==> flow/design.v <==
`timescale 1ns / 1ps
module memory_w_r(
    input wire clk,
    input wire rst,
    input wire button,
    input wire[15:0] mem_douta,
    output reg mem_ena,
    output reg mem_wea,
    output reg[3:0] mem_addra,
    output reg[15:0] mem_dina,
    output reg[15:0] led
    );
    reg [31:0] cnt;
    reg [7:0] cnt_write;
    reg [7:0] cnt_read;
    reg [3:0] pre_cnt;
    wire one_before_pre_cnt_end = (pre_cnt==4'd2);
    wire pre_cnt_end = (pre_cnt==4'd3);
    wire one_before_cnt_end =(cnt == 32'd9999998);
    wire cnt_end =(cnt == 32'd9999999);
    reg start;
    always@(posedge clk) begin
        if(rst) start <= 0;
        else if(button) start <= 1;
        else start <= start;
    end
    always@(posedge clk)begin
        if(rst||button)cnt <= 32'd0;
        else if(cnt_write == 8'd16)begin
            if(cnt_end)cnt <= 32'd0;
            else cnt <= cnt + 1;
        end
        else cnt <= cnt;
    end
    always@(posedge clk)begin
        if(rst||button)pre_cnt <= 4'd0;
        else if(start)begin
            if(pre_cnt_end)pre_cnt <= 4'd0;
            else pre_cnt <= pre_cnt + 1;
        end
        else pre_cnt <= pre_cnt;
    end
    always@(posedge clk)begin
        if(rst||button)cnt_write <= 4'd0;
        else if(pre_cnt_end)begin
            if(cnt_write == 8'd16)cnt_write <= cnt_write;
            else cnt_write = cnt_write + 1;
        end
        else cnt_write <= cnt_write;
    end
    always@(posedge clk)begin
        if(rst||button)cnt_read <= 4'd0;
        else if(cnt_end)begin
            if(cnt_read == 4'd15)cnt_read <= cnt_read;
            else cnt_read <= cnt_read + 1;
        end
    end
    always@(posedge clk) begin
        if(rst||button) mem_ena <= 0;
        else if(start)begin
            if(one_before_pre_cnt_end||one_before_cnt_end)mem_ena <= 1;
            else mem_ena <= 0;
        end
        else mem_ena <= mem_ena;
    end
    always@(posedge clk) begin
        if(rst||button)mem_wea <= 0;
        else if(start)begin
            if(cnt_write == 8'd16)mem_wea <= 0;
            else mem_wea <= 1;
        end
        else mem_wea <= mem_wea;
    end
    always@(posedge clk) begin
        if(rst||button) mem_addra <= 4'b0000;
        else if(start)begin
            if(cnt_write == 8'd16)mem_addra <= cnt_read;
            else mem_addra <= cnt_write;
        end
    end
    always@(posedge clk) begin
    if(rst||button)mem_dina <= 16'h0000;
    else if(start && ~(cnt_write == 8'd16))begin
            case(cnt_write)
                4'd0: mem_dina <= 16'h0001;
                4'd1: mem_dina <= 16'h0003;
                4'd2: mem_dina <= 16'h0007;
                4'd3: mem_dina <= 16'h000f;
                4'd4: mem_dina <= 16'h001f;
                4'd5: mem_dina <= 16'h003f;
                4'd6: mem_dina <= 16'h007f;
                4'd7: mem_dina <= 16'h00ff;
                4'd8: mem_dina <= 16'h01ff;
                4'd9: mem_dina <= 16'h03ff;
                4'd10: mem_dina <= 16'h07ff;
                4'd11: mem_dina <= 16'h0fff;
                4'd12: mem_dina <= 16'h1fff;
                4'd13: mem_dina <= 16'h3fff;
                4'd14: mem_dina <= 16'h7fff;
                4'd15: mem_dina <= 16'hffff;
                default:mem_dina <= mem_dina;
            endcase
        end
    end
    always@(posedge clk)begin
        if(rst||button) led <= 16'h0000;
        else if(cnt_write == 8'd16) led <= cnt_write;
        else led <= led;
    end
endmodule
======== Step by step through the tools: memory_w_r ========
The steps from the RTL of memory_w_r to its reports follow in flow order.
Lines are those of the file above, counted from 1.
Operators: Yosys type, input widths -> output width; for muxes data width and select width s.
A cell with -- has no value.
set-up
  top module .............................. memory_w_r
  clock input ............................. clk
  cell library ............................ sky130hd
  corner .................................. tt_025C_1v80

======== Word-level counts ========
Counts by Yosys on the flattened word-level netlist (proc, flatten, opt, wreduce; memories kept). Register bits leave out memories and registers merged into their read ports (data or address). Print and check cells are left out. Cells with the same type and inputs are merged into one.
storage and ports
  RAM bits ................................ 0
  bits in registers ....................... 83
  bits in read-only memories .............. 0
  output and inout port bits .............. 38
  memories kept ........................... 0
  bits in latches ......................... 0
  word width x clocked read ports ......... 0
  elaborated cells ........................ 51
  bits of input ports ..................... 19
cells by class
  bitwise operators ....................... 2
  reductions and logical operators ........ 8
  shifts and indexed selects .............. 0
  order comparisons ....................... 0
  multiplexer cells ....................... 6
  $add $sub $neg .......................... 4
  divide/modulo/power cells ............... 0
  multiply operators ...................... 0
  equal/unequal tests ..................... 21
operators by type and width
  cell                   number
  $pmux 16 s16           1
  $eq 8x4->1 const B     9
  $eq 32x24->1 const B   2
  $add 32x1->32 const B  1
  $eq 8x3->1 const B     4
  $mux 32                1
  $reduce_bool 16->1     1
  $add 8x1->8 const B    2
  $eq 8x2->1 const B     2
  $eq 4x2->1 const B     2
  $eq 8x1->1 const B     1
  $eq 8x5->1 const B     1
  $logic_not 8->1        1
  $mux 4                 2
  $reduce_and 2->1       3
  $add 4x1->4 const B    1
  $logic_or 1x1->1       2
  $not 1->1              2
  $mux 1                 2
  $logic_and 1x1->1      1

======== Longest topological paths ========
Longest topological path by Yosys (ltp), each cell counted once; first at word level (registers and memories cut), then after technology mapping (sequential cells cut; the memories' decode and read muxes count).
depth
  word-level depth ........................ 4
  ABC_AREA ................................ 0
  gate-level depth with buffers ........... 9
  mapped depth without buffers ............ 7

======== After synthesis ========
Source: synth_stat.txt of the flow (Yosys; design flattened, memories mapped). It holds for the ABC_AREA given above (unset counts as 0); a run with the other value may have another netlist.
cells by type
  type                       number  total area (um^2)
  sky130_fd_sc_hd__dfxtp_1   83      1.66E+03
  sky130_fd_sc_hd__nor2_1    70      262.752
  sky130_fd_sc_hd__xor2_1    21      183.926
  sky130_fd_sc_hd__xnor2_1   16      140.134
  sky130_fd_sc_hd__ha_1      10      125.12
  sky130_fd_sc_hd__nand2_1   32      120.115
  sky130_fd_sc_hd__nand4_1   19      118.864
  sky130_fd_sc_hd__nand3_1   20      100.096
  sky130_fd_sc_hd__and3_1    15      93.84
  sky130_fd_sc_hd__a21oi_1   17      85.082
  sky130_fd_sc_hd__nor4_4    4       85.082
  sky130_fd_sc_hd__o21ai_0   17      85.082
  sky130_fd_sc_hd__clkbuf_1  17      63.811
  sky130_fd_sc_hd__buf_4     8       60.058
  sky130_fd_sc_hd__nor3_1    11      55.053
  sky130_fd_sc_hd__mux2i_1   5       50.048
  sky130_fd_sc_hd__nor4_1    8       50.048
  sky130_fd_sc_hd__a31oi_1   6       37.536
Not listed: further types 36, cells in them 73.
synthesis totals
  sequential part of the area ............. 1,661.6 um^2
  mapped cells ............................ 452
  buffers ................................. 29
  cell area after synthesis ............... 3,938.8 um^2
  flip-flop cells ......................... 83

======== Worst setup path after synthesis ========
Source: OpenSTA report_checks on the synthesized netlist (no wires, ideal clock, input and output delay 20% of the period each), path of least setup slack; recovery checks are left aside. Register names are those of the netlist, which keeps one name where synthesis merged equal registers.
path post-synthesis
  path kind ............................... register to register
  start ................................... reg cnt_write[0]
  end ..................................... reg mem_dina[10]
  path delay .............................. 2,371 ps
  launch time at the first pin ............ 0 ps
  data arrival time ....................... 2,252 ps
  slack ................................... 69 ps
  stages on the path ...................... 9
  library setup time ...................... 119 ps
  period .................................. 2,440 ps
  period reached after synthesis .......... 2,371 ps
"path delay" = arrival - input delay + setup time.
"stages on the path" counts driving pins, that of a launching flip-flop among them; a cell with two outputs on the path counts twice.
"period reached after synthesis" is the clock period less the worst setup slack; recovery checks do not enter. This is arithmetic on one report: input and output delays are still those of the set period (20% each).
Between the ends stands the longest chain of elaborated cells between them, by number of cells; it is not shown to be the way that was timed. Of several equally long chains one is given.
Each line given opens the expression or statement behind the cell; cells for indexed reads and writes are added by Yosys, which also makes memories of some case tables.
At most two assigning lines are given for a register; there are more.
on the way, post-synthesis
  cells stage by stage .................... sky130_fd_sc_hd__dfxtp_1 > sky130_fd_sc_hd__clkbuf_1 > sky130_fd_sc_hd__inv_1 > sky130_fd_sc_hd__ha_1 > sky130_fd_sc_hd__or4_1 > sky130_fd_sc_hd__a311oi_1 > sky130_fd_sc_hd__nor3_1 > sky130_fd_sc_hd__clkbuf_1 > sky130_fd_sc_hd__o221a_2
  cells in the longest elaborated chain ... 4
  elaborated cells on any way between the ends .. 22
ends and longest elaborated chain, post-synthesis
  element            line  source
  start, declared    14    reg [7:0] cnt_write;
  start, assigned    46    if(cnt_write == 8'd16)cnt_write <= cnt_write;
  start, assigned    47    else cnt_write = cnt_write + 1;
  $eq 8x5->1         83    else if(start && ~(cnt_write == 8'd16))begin
  $not 1->1          83
  $logic_and 1x1->1  83
  $reduce_and 2->1   --
  end, assigned      82    if(rst||button)mem_dina <= 16'h0000;
  end, assigned      101   default:mem_dina <= mem_dina;
  end, declared      10    output reg[15:0] mem_dina,

======== Worst path after layout ========
Path of least setup slack in the final report of entry A (OpenROAD, finished layout, wires in). Where an end is a register, its clock arrival counts in the times.
The report prints the path's times to 10 ps; the period is as set.
path after layout
  path kind ............................... register to register
  start ................................... reg cnt_write[1]
  end ..................................... reg mem_dina[10]
  data arrival time ....................... 2,460 ps
  launch time at the first pin ............ 350 ps
  period .................................. 2,380 ps
  library setup time ...................... 110 ps
  stages on the path ...................... 7
  slack ................................... 160 ps
Between the ends stands the longest chain of elaborated cells between them, by number of cells; it is not shown to be the way that was timed. Of several equally long chains one is given.
At most two assigning lines are given for a register; there are more.
on the way, after layout
  cells stage by stage .................... sky130_fd_sc_hd__dfxtp_1 > sky130_fd_sc_hd__inv_1 > sky130_fd_sc_hd__ha_2 > sky130_fd_sc_hd__or4_1 > sky130_fd_sc_hd__a311oi_1 > sky130_fd_sc_hd__nor3_2 > sky130_fd_sc_hd__o221a_2
  cells in the longest elaborated chain ... 4
  elaborated cells on any way between the ends .. 22
ends and longest elaborated chain, after layout
  element            line  source
  start, declared    14    reg [7:0] cnt_write;
  start, assigned    46    if(cnt_write == 8'd16)cnt_write <= cnt_write;
  start, assigned    47    else cnt_write = cnt_write + 1;
  $eq 8x5->1         83    else if(start && ~(cnt_write == 8'd16))begin
  $not 1->1          83
  $logic_and 1x1->1  83
  $reduce_and 2->1   --
  end, assigned      82    if(rst||button)mem_dina <= 16'h0000;
  end, assigned      101   default:mem_dina <= mem_dina;
  end, declared      10    output reg[15:0] mem_dina,

Add stored flow runs of memory_w_r

Settings and measured results of 2 stored flow runs for module memory_w_r (sky130hd), not sorted in any way. The constraints put input and output delay at 20% of the set period each and load the outputs with 0.01 pF.
"achieved period": clock period set for the run, less the worst setup slack. It is reckoned from that one timing run; input and output delays stay at 20% of the period that was set.
"critical path time": the worst setup path's part of the clock period (all of it between registers, 20% less for each end at a port) less its slack. A launch clock that arrives late makes it longer, a capture clock that arrives late makes it shorter.
"power" is the tool's figure for a default switching activity; nothing was simulated.
"critical path time" is given in steps of 10 ps.

---- entry A ----
settings
  period_ns = 2.38
  CORE_UTILIZATION = 19
  PLACE_DENSITY_LB_ADDON = 0.17
  CELL_PAD_IN_SITES_GLOBAL_PLACEMENT = 0
  CELL_PAD_IN_SITES_DETAIL_PLACEMENT = 2
  GPL_ROUTABILITY_DRIVEN = 0
  CTS_CLUSTER_SIZE = 50
  CTS_CLUSTER_DIAMETER = 120
  CAP_MARGIN = 20
  MAX_ROUTING_LAYER = met4
  CORE_MARGIN = 2
  SLEW_MARGIN = 20
results
  chip area after synthesis (Yosys) ....... 3,938.8 um^2
  worst hold slack in the final report .... 467 ps
  power ................................... 2,951 µW
  total negative setup slack .............. 0 ps
  critical path time ...................... 2,220 ps
  critical path kind ...................... register to register
  utilization after layout ................ 25.1%
  die area ................................ 21,898.1 um^2
  worst setup slack after layout .......... 164 ps
  achieved period ......................... 2,216 ps

---- entry B ----
settings
  period_ns = 2.02
  CORE_UTILIZATION = 55
  PLACE_DENSITY = 0.38
  CORE_MARGIN = 7
  CTS_CLUSTER_SIZE = 85
  CTS_CLUSTER_DIAMETER = 325
  CAP_MARGIN = 30
  SLEW_MARGIN = 20
results
  chip area after synthesis (Yosys) ....... 3,938.8 um^2
  worst hold slack in the final report .... 463 ps
  power ................................... 3,152 µW
  total negative setup slack .............. -397 ps
  critical path time ...................... 2,090 ps
  critical path kind ...................... register to register
  utilization after layout ................ 75.8%
  die area ................................ 9,726.9 um^2
  worst setup slack after layout .......... -71 ps
  achieved period ......................... 2,091 ps
